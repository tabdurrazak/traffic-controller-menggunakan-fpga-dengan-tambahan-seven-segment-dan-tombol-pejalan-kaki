==> flow/design.v <==
module sevenseg_1digit_active_low(
    input  wire [3:0] bin,
    input  wire blank,        
    output reg  [6:0] seg     
);
    always @(*) begin
        if (blank) begin
            seg = 7'b1111111;   
        end else begin
            case (bin)
                4'd0: seg = 7'b1000000;
                4'd1: seg = 7'b1111001;
                4'd2: seg = 7'b0100100;
                4'd3: seg = 7'b0110000;
                4'd4: seg = 7'b0011001;
                4'd5: seg = 7'b0010010;
                4'd6: seg = 7'b0000010;
                4'd7: seg = 7'b1111000;
                4'd8: seg = 7'b0000000;
                4'd9: seg = 7'b0010000;
                default: seg = 7'b1111111;
            endcase
        end
    end
endmodule
module traffic_mealy #(
    parameter integer CLK_HZ      = 50_000_000,
    parameter integer T_GREEN     = 9,    
    parameter integer T_RED       = 9,    
    parameter integer T_YELLOW    = 2,    
    parameter integer T_PED_WALK  = 6     
)(
    input  wire       clk,
    input  wire       rst_n,
    input  wire       ped_btn,      
    output reg        led_r,
    output reg        led_y,
    output reg        led_g,
    output reg        ped_walk,     
    output wire [6:0] seg,          
    output wire [3:0] an
);
    reg  [31:0] div_cnt;
    reg         tick_1s;
    always @(posedge clk or negedge rst_n) begin
        if (!rst_n) begin
            div_cnt <= 32'd0;
            tick_1s <= 1'b0;
        end else begin
            if (div_cnt == (CLK_HZ - 1)) begin
                div_cnt <= 32'd0;
                tick_1s <= 1'b1;
            end else begin
                div_cnt <= div_cnt + 32'd1;
                tick_1s <= 1'b0;
            end
        end
    end
    reg  ped_ff1, ped_ff2, ped_ff2_d;
    wire ped_rise;
    always @(posedge clk or negedge rst_n) begin
        if (!rst_n) begin
            ped_ff1   <= 1'b0;
            ped_ff2   <= 1'b0;
            ped_ff2_d <= 1'b0;
        end else begin
            ped_ff1   <= ped_btn;
            ped_ff2   <= ped_ff1;
            ped_ff2_d <= ped_ff2;
        end
    end
    assign ped_rise = ped_ff2 & ~ped_ff2_d;
    reg ped_req;
    localparam [2:0] S_GREEN = 3'd0;
    localparam [2:0] S_Y_G2R = 3'd1;
    localparam [2:0] S_RED   = 3'd2;
    localparam [2:0] S_Y_R2G = 3'd3;
    localparam [2:0] S_PED   = 3'd4;
    reg  [2:0] state, next_state;
    reg  [7:0] seconds_left;
    wire       timer_done = (seconds_left == 8'd0);
    function [7:0] duration_for_state;
        input [2:0] st;
        input       ped_req_i;
        begin
            case (st)
                S_GREEN: duration_for_state = T_GREEN[7:0];
                S_Y_G2R: duration_for_state = T_YELLOW[7:0];
                S_RED:   duration_for_state = T_RED[7:0];
                S_Y_R2G: duration_for_state = T_YELLOW[7:0];
                S_PED:   duration_for_state = (ped_req_i) ? T_PED_WALK[7:0] : 8'd0;
                default: duration_for_state = T_RED[7:0];
            endcase
        end
    endfunction
    always @(*) begin
        next_state = state;
        case (state)
            S_GREEN: begin
                if (timer_done || ped_req)
                    next_state = S_Y_G2R;
            end
            S_Y_G2R: begin
                if (timer_done)
                    next_state = S_RED;
            end
            S_RED: begin
                if (ped_req)
                    next_state = S_PED;
                else if (timer_done)
                    next_state = S_Y_R2G;
            end
            S_PED: begin
                if (timer_done)
                    next_state = S_Y_R2G;
            end
            S_Y_R2G: begin
                if (timer_done)
                    next_state = S_GREEN;
            end
            default: begin
                next_state = S_RED;
            end
        endcase
    end
    always @(posedge clk or negedge rst_n) begin
        if (!rst_n) begin
            state        <= S_RED;
            seconds_left <= duration_for_state(S_RED, 1'b0);
            ped_req      <= 1'b0;
        end else begin
            if (ped_rise)
                ped_req <= 1'b1;
            if (state != next_state) begin
                if ((state == S_PED) && (next_state == S_Y_R2G))
                    ped_req <= 1'b0;
                state        <= next_state;
                seconds_left <= duration_for_state(next_state, ped_req);
            end else begin
                if (tick_1s) begin
                    if (seconds_left != 8'd0)
                        seconds_left <= seconds_left - 8'd1;
                end
            end
        end
    end
    always @(*) begin
        led_r    = 1'b0;
        led_y    = 1'b0;
        led_g    = 1'b0;
        ped_walk = 1'b0;
        case (state)
            S_GREEN: begin
                led_g = 1'b1;
            end
            S_Y_G2R,
            S_Y_R2G: begin
                led_y = 1'b1;
            end
            S_RED: begin
                led_r = 1'b1;
            end
            S_PED: begin
                led_r    = 1'b1;
                ped_walk = 1'b1;
            end
            default: begin
                led_r = 1'b1;
            end
        endcase
    end
    wire       show_timer = (state == S_GREEN) || (state == S_RED);
    wire [3:0] digit      = seconds_left % 10;
    wire [6:0] seg_active_low;
    sevenseg_1digit_active_low u7 (
        .bin   (digit),
        .blank (~show_timer),
        .seg   (seg_active_low)
    );
    assign seg = seg_active_low;
    assign an  = 4'b1110;
endmodule
Tool chain data of traffic_mealy --
The steps from the RTL of traffic_mealy to its reports follow in flow order. Lines are those of the file above, counted from 1. Cell names lack the library's common part. Not given: -
Inputs: top module traffic_mealy, clock clk, standard-cell library sky130hd, library corner tt_025C_1v80

Elaborated design --
Counts by Yosys on the flattened word-level netlist (proc, flatten, opt, wreduce; memories kept). Register bits leave out memories and registers merged into their read ports (data or address). Print and check cells are left out. Cells with the same type and inputs are merged into one. Memory sizes are those after Yosys's memory passes, which may raise the word count (mostly to a power of two), join words into wider ones and drop unused or constant bits.
Storage and ports: bits in registers 48, bits in read-only memories 112, memory cells 1, output and inout port bits 15
Memories:
- (name not given) | words 16, width 7, rd ports 1, wr ports 0, line 10 | case (bin)
Cells by class: add/sub/neg operators 2, div/mod/pow operators 1, eq/ne operators 9, multiplexer cells 21, bitwise operators 2, reductions and logical operators 12
Operators with widths (count):
- remainder unit 8 x 4 -> 32 bit (second input constant) | 1
- adder 32 x 1 -> 32 bit (second input constant) | 1
- equality test 32 x 26 -> 1 bit (second input constant) | 1
- 2-to-1 mux 32 bit | 1
- 2-to-1 mux 8 bit | 3
- 2-to-1 mux 3 bit | 6
- parallel mux 3 bit (select 5 bit) | 1
- equality test 3 x 2 -> 1 bit (second input constant) | 3
- subtractor 8 x 1 -> 8 bit (second input constant) | 1
- zero test 8 bit | 1
- nonzero test 8 bit | 1
- parallel mux 4 bit (select 2 bit) | 1
- 2-to-1 mux 1 bit | 8
- 2-to-1 mux 7 bit | 1
- equality test 3 x 1 -> 1 bit (second input constant) | 2
- equality test 3 bit (second input constant) | 2
- nonzero test 2 bit | 2
- OR reduction 2 bit | 2
- inequality test 3 bit | 1
- zero test 3 bit | 1
- OR reduction 3 bit | 1
- logical OR 1 bit | 2
- AND reduction 2 bit | 1
- AND 1 bit | 1
- logical AND 1 bit | 1
- inverter 1 bit | 1

Longest topological paths --
Depth = most cells in a row (Yosys ltp): at word level without a register or memory, in the mapped netlist without a sequential cell, where the memories' decode and read muxes count.
Depth: depth after elaboration 8, ABC_AREA 0, gate-level depth with buffers 21

Mapped cells and area --
Source: synth_stat.txt of the flow (Yosys; design flattened, memories mapped). It holds for the ABC_AREA given above (unset counts as 0); a run with the other value may have another netlist. The area totals of this step are shown rounded.
Cell types:
- dfrtp_1 | count 45, area in all 1126.08 um^2
- xor2_1 | count 19, area in all 166.41 um^2
- nor2_1 | count 41, area in all 153.898 um^2
- xnor2_1 | count 17, area in all 148.893 um^2
- a21oi_1 | count 23, area in all 115.11 um^2
- nand2_1 | count 30, area in all 112.608 um^2
- dfstp_2 | count 3, area in all 78.826 um^2
- ha_1 | count 6, area in all 75.072 um^2
- o21ai_0 | count 15, area in all 75.072 um^2
- and3_1 | count 11, area in all 68.816 um^2
- nand3_1 | count 12, area in all 60.058 um^2
- buf_6 | count 5, area in all 56.304 um^2
- clkbuf_1 | count 15, area in all 56.304 um^2
- nand4_1 | count 9, area in all 56.304 um^2
- a2111oi_4 | count 2, area in all 55.053 um^2
- nor3_1 | count 11, area in all 55.053 um^2
- inv_1 | count 14, area in all 52.55 um^2
- nor4_1 | count 8, area in all 50.048 um^2
Other cell types: 61; their cells: 114.
Mapped netlist: cells in the netlist 400, synthesis area 3500 um^2, mapped flip-flops 48, buffer cells 29
By module: a second synthesis without flattening, with its own total; a netlist apart from the flattened one above.
Unflattened totals: cells (unflattened synthesis) 409, area total of the unflattened synthesis 3500 um^2
Rows give one instance, submodules left out.
By module:
- traffic_mealy | instances 1, cells 376, area 3200 um^2, sequential area 1200 um^2
- sevenseg_1digit_active_low | instances 1, cells 33, area 240 um^2, sequential area 0.0 um^2

Worst setup path after synthesis --
Source: OpenSTA report_checks on the synthesized netlist (no wires, ideal clock, input and output delay 20% of the period each), path of least setup slack; recovery checks are left aside. Register names are those of the netlist, which keeps one name where synthesis merged equal registers.
Timing path post-synthesis: path type flip-flop to output port, from register seconds_left[5], to output seg[4], period 7.17 ns, external output delay 1.434 ns, data arrival time 4.195 ns, required time 5.736 ns, setup slack 1.541 ns, delay of the path 4.195 ns, stages 22, buffers on the path 4, synthesis period reached 5.629 ns
"delay of the path" = arrival - input delay + setup time. At an output port there is no setup time. "stages": output pins that drive a net of the path, with the launching flip-flop's if there is one; two outputs of one cell count as two. "synthesis period reached" is the clock period less the worst setup slack; recovery checks do not enter. This is arithmetic on one report: input and output delays are still those of the set period (20% each). The rows between start and end are the longest chain of elaborated cells between them; the timing report does not say that the signal goes this way. Where chains are equally long, one stands for them. A line is the first line of the expression or statement that the cell stems from. Yosys adds cells for indexed reads and writes and turns some case tables into memories. A memory read counts as a cell of the chain, while the word-level depth stops at memories. At most two assigning lines are given for a register; there are more.
Between the ends, post-synthesis: path through dfrtp_1 buf_6 nor2_4 inv_2 ha_1 buf_6 nor2b_4 buf_6 a21oi_4 nor2_4 maj3_2 a2111oi_4 nor2_1 xnor2_1 clkbuf_1 o21a_1 xnor2_1 ha_1 inv_1 a2111o_1 a21oi_1 o21ai_1, length of the longest elaborated chain 3, elaborated cells between the ends (all ways) 3
RTL lines, path post-synthesis:
- start, declared | line 80 | reg  [7:0] seconds_left;
- start, assigned | line 129 | seconds_left <= duration_for_state(S_RED, 1'b0);
- start, assigned | line 138 | seconds_left <= duration_for_state(next_state, ped_req);
- remainder unit 8 x 4 -> 32 bit | line 173 | wire [3:0] digit      = seconds_left % 10;
- memory read (16 x 7 bit) | line 10 | case (bin)
- 2-to-1 mux 7 bit | line 7 | if (blank) begin
- end, declared | line 40 | output wire [6:0] seg,

Path in the finished layout --
From the final timing report of job 1: the path of least setup slack in the routed layout; clock arrival at registers is part of the times.
Timing path post-layout: path type flip-flop to output port, from register seconds_left[5], to output seg[4], period 5.29 ns, external output delay 1.06 ns, data arrival time 4.09 ns, required time 4.23 ns, setup slack 0.14 ns, stages 19, buffers on the path 1
The rows between start and end are the longest chain of elaborated cells between them; the timing report does not say that the signal goes this way. Where chains are equally long, one stands for them. A memory read counts as a cell of the chain, while the word-level depth stops at memories. At most two assigning lines are given for a register; there are more.
Between the ends, post-layout: path through dfrtp_1 nor2_4 inv_4 ha_4 nor2b_4 o311a_1 nor3_2 a311oi_2 o21ai_2 a2111o_1 a2111oi_4 o21a_1 xnor2_2 ha_4 inv_1 a2111o_1 a21oi_2 o21ai_2 buf_2, length of the longest elaborated chain 3, elaborated cells between the ends (all ways) 3
RTL lines, path post-layout:
- start, declared | line 80 | reg  [7:0] seconds_left;
- start, assigned | line 129 | seconds_left <= duration_for_state(S_RED, 1'b0);
- start, assigned | line 138 | seconds_left <= duration_for_state(next_state, ped_req);
- remainder unit 8 x 4 -> 32 bit | line 173 | wire [3:0] digit      = seconds_left % 10;
- memory read (16 x 7 bit) | line 10 | case (bin)
- 2-to-1 mux 7 bit | line 7 | if (blank) begin
- end, declared | line 40 | output wire [6:0] seg,

## Implementation results

Module traffic_mealy, platform sky130hd: 2 stored runs of the flow (Yosys, OpenROAD) with differing settings, in no particular order. Input and output delays are each 20% of the period that was set; the output load is 0.01 pF.
By "period reached" is meant the clock period of the run minus its worst setup slack. This is arithmetic on one report: input and output delays are still those of the set period (20% each).
"time used up by the worst setup path" means the part of the period allowed to the worst setup path (the constraints hold back 20% at inputs and 20% at outputs) less its slack; where the path has registers, the arrival times of their clocks count too.
"total design power": no workload was simulated; the value follows from the tool's default switching activity.
Values from the reports are rounded here.

* Job 1 | settings: period_ns 5.29; CORE_UTILIZATION 48; SETUP_SLACK_MARGIN 0.45; PLACE_DENSITY 0.63; HOLD_SLACK_MARGIN -0.07; CORE_ASPECT_RATIO 1.93; CORE_MARGIN 6; TNS_END_PERCENT 80; CTS_CLUSTER_SIZE 10; MIN_ROUTING_LAYER met1; CAP_MARGIN 20; SLEW_MARGIN 20 | results: worst setup slack after layout 0.14 ns; time used up by the worst setup path 4.09 ns; critical path type flip-flop to output port; period reached 5.145 ns; total negative setup slack 0.000 ns; area inside the die boundary 9600 um^2; cell area after synthesis 3500 um^2; total design power 750 µW; smallest hold slack 0.35 ns; utilization after routing 0.62; standard-cell area of the final layout 4300 um^2
* Job 2 | settings: period_ns 5.13; CORE_UTILIZATION 68; SETUP_SLACK_MARGIN 1.24; PLACE_DENSITY_LB_ADDON 0.26; CORE_MARGIN 10; CELL_PAD_IN_SITES_GLOBAL_PLACEMENT 2; CELL_PAD_IN_SITES_DETAIL_PLACEMENT 0; ABC_AREA 1; GPL_ROUTABILITY_DRIVEN 0; CAP_MARGIN 20; SLEW_MARGIN 5 | not finished: placement ended with error FLW-0024
